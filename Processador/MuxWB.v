==> flow/design.v <==
module MuxWB(clock, data1, data2, ctrl, outputMux);
    input [15:0]data1;
    input [15:0]data2;
    input ctrl;
    input clock;
    output reg [15:0]outputMux;
    always @ (negedge clock)begin
        if(ctrl == 0)begin
            outputMux = data1;
        end if(ctrl == 1)begin
            outputMux = data2;
        end
    end
endmodule
# Reports on MuxWB
# What the tools print for MuxWB, step after step.
# Lines are those of the file above, counted from 1.
# Cell names lack the library's common part.
# The mark n/a stands for no value.
[design]
top_module = "MuxWB"
clock = "clock"
library = "sky130hd"
lib_corner = "tt_025C_1v80"

# Elaborated design
# Yosys after proc, flatten, opt, wreduce and memory -nomap, before mapping. Enables and synchronous resets that opt folds into registers are not counted as muxes. Memory bits, and registers merged into a memory's read port (data or address), are not among the register bits. Print and check cells are not counted. Equal cells are merged and count once.
[word_totals]
ff_bits = 16
inputBits = 34
wordCells = 2
[classes]
muxes = 1
[ops]
columns = ["cell", "count"]
rows = [
  ["16-bit 2-to-1 mux", 1],
]

# Logic depth
# Longest topological path by Yosys (ltp), each cell counted once; first at word level (registers and memories cut), then after technology mapping (sequential cells cut; the memories' decode and read muxes count).
[logic_depth]
word_depth = 1
ABC_AREA = 0
mapped_depth = 3
depth_no_buf = 1

# Synthesis result
# Source: synth_stat.txt of the flow (Yosys; design flattened, memories mapped). It holds for the ABC_AREA given above (unset counts as 0); a run with the other value may have another netlist.
# The area totals of this step are shown rounded.
[by_type]
columns = ["cell_type", "count", "area_total_um2"]
rows = [
  ["dfxtp_1", 16, 320.307],
  ["mux2_4", 10, 150.144],
  ["mux2_2", 6, 67.565],
  ["buf_12", 1, 20.019],
  ["buf_6", 1, 11.261],
  ["inv_1", 1, 3.754],
]
[mapped]
cells = 35
area_um2 = 570
seq_area_um2 = 320
ffs = 16

Subject: flow runs of MuxWB

Hi,

Top module MuxWB; platform sky130hd; tools Yosys and OpenROAD; 2 stored runs in no particular order. Input and output delays are each 20% of the period that was set; the output load is 0.01 pF.
Values from the reports are rounded here.

# run 1
==> flow/run.sh <==
#!/bin/bash
# the make line also repeats the synthesis and layout settings of config.mk as NAME=value (left out here)
make -C /OpenROAD-flow-scripts/flow DESIGN_CONFIG=/design/flow/config.mk WORK_HOME=/design/flow/orfs CLKGATE_MAP_FILE= finish
==> flow/config.mk <==
export PLATFORM = sky130hd
export DESIGN_NAME = MuxWB
export DESIGN_NICKNAME = MuxWB
export VERILOG_FILES = /design/flow/design.v
export SDC_FILE = /design/flow/constraint.sdc
export NUM_CORES = 4
export LEC_CHECK = 0
export CAP_MARGIN = 20
export CORE_MARGIN = 2
export CORE_UTILIZATION = 26
export SLEW_MARGIN = 20
==> flow/constraint.sdc <==
create_clock -name core_clock -period 2.34 [get_ports {clock}]
set_input_delay 0.4680 -clock core_clock [delete_from_list [all_inputs] [get_ports {clock}]]
set_output_delay 0.4680 -clock core_clock [all_outputs]
set_load 0.01 [all_outputs]

==> run 1: results <==
final_die_area_um2=2600
worst_hold_slack_ns=1.9
synthesis_area_um2=570
worst_setup_slack_ns=-0.062
layout_stdcell_area_um2=1200

# run 2
==> flow/run.sh <==
#!/bin/bash
# the make line also repeats the synthesis and layout settings of config.mk as NAME=value (left out here)
make -C /OpenROAD-flow-scripts/flow DESIGN_CONFIG=/design/flow/config.mk WORK_HOME=/design/flow/orfs CLKGATE_MAP_FILE= finish
==> flow/config.mk <==
export PLATFORM = sky130hd
export DESIGN_NAME = MuxWB
export DESIGN_NICKNAME = MuxWB
export VERILOG_FILES = /design/flow/design.v
export SDC_FILE = /design/flow/constraint.sdc
export NUM_CORES = 4
export LEC_CHECK = 0
export CAP_MARGIN = 40
export CELL_PAD_IN_SITES_GLOBAL_PLACEMENT = 2
export CORE_ASPECT_RATIO = 0.73
export CORE_MARGIN = 2
export CORE_UTILIZATION = 37
export GPL_ROUTABILITY_DRIVEN = 0
export MAX_ROUTING_LAYER = met4
export PLACE_DENSITY_LB_ADDON = 0.13
export SETUP_SLACK_MARGIN = 0.49
export SLEW_MARGIN = 30
==> flow/constraint.sdc <==
create_clock -name core_clock -period 4.2 [get_ports {clock}]
set_input_delay 0.8400 -clock core_clock [delete_from_list [all_inputs] [get_ports {clock}]]
set_output_delay 0.8400 -clock core_clock [all_outputs]
set_load 0.01 [all_outputs]

==> run 2: results <==
outcome="did not finish, placement stopped with FLW-0024"

Regards
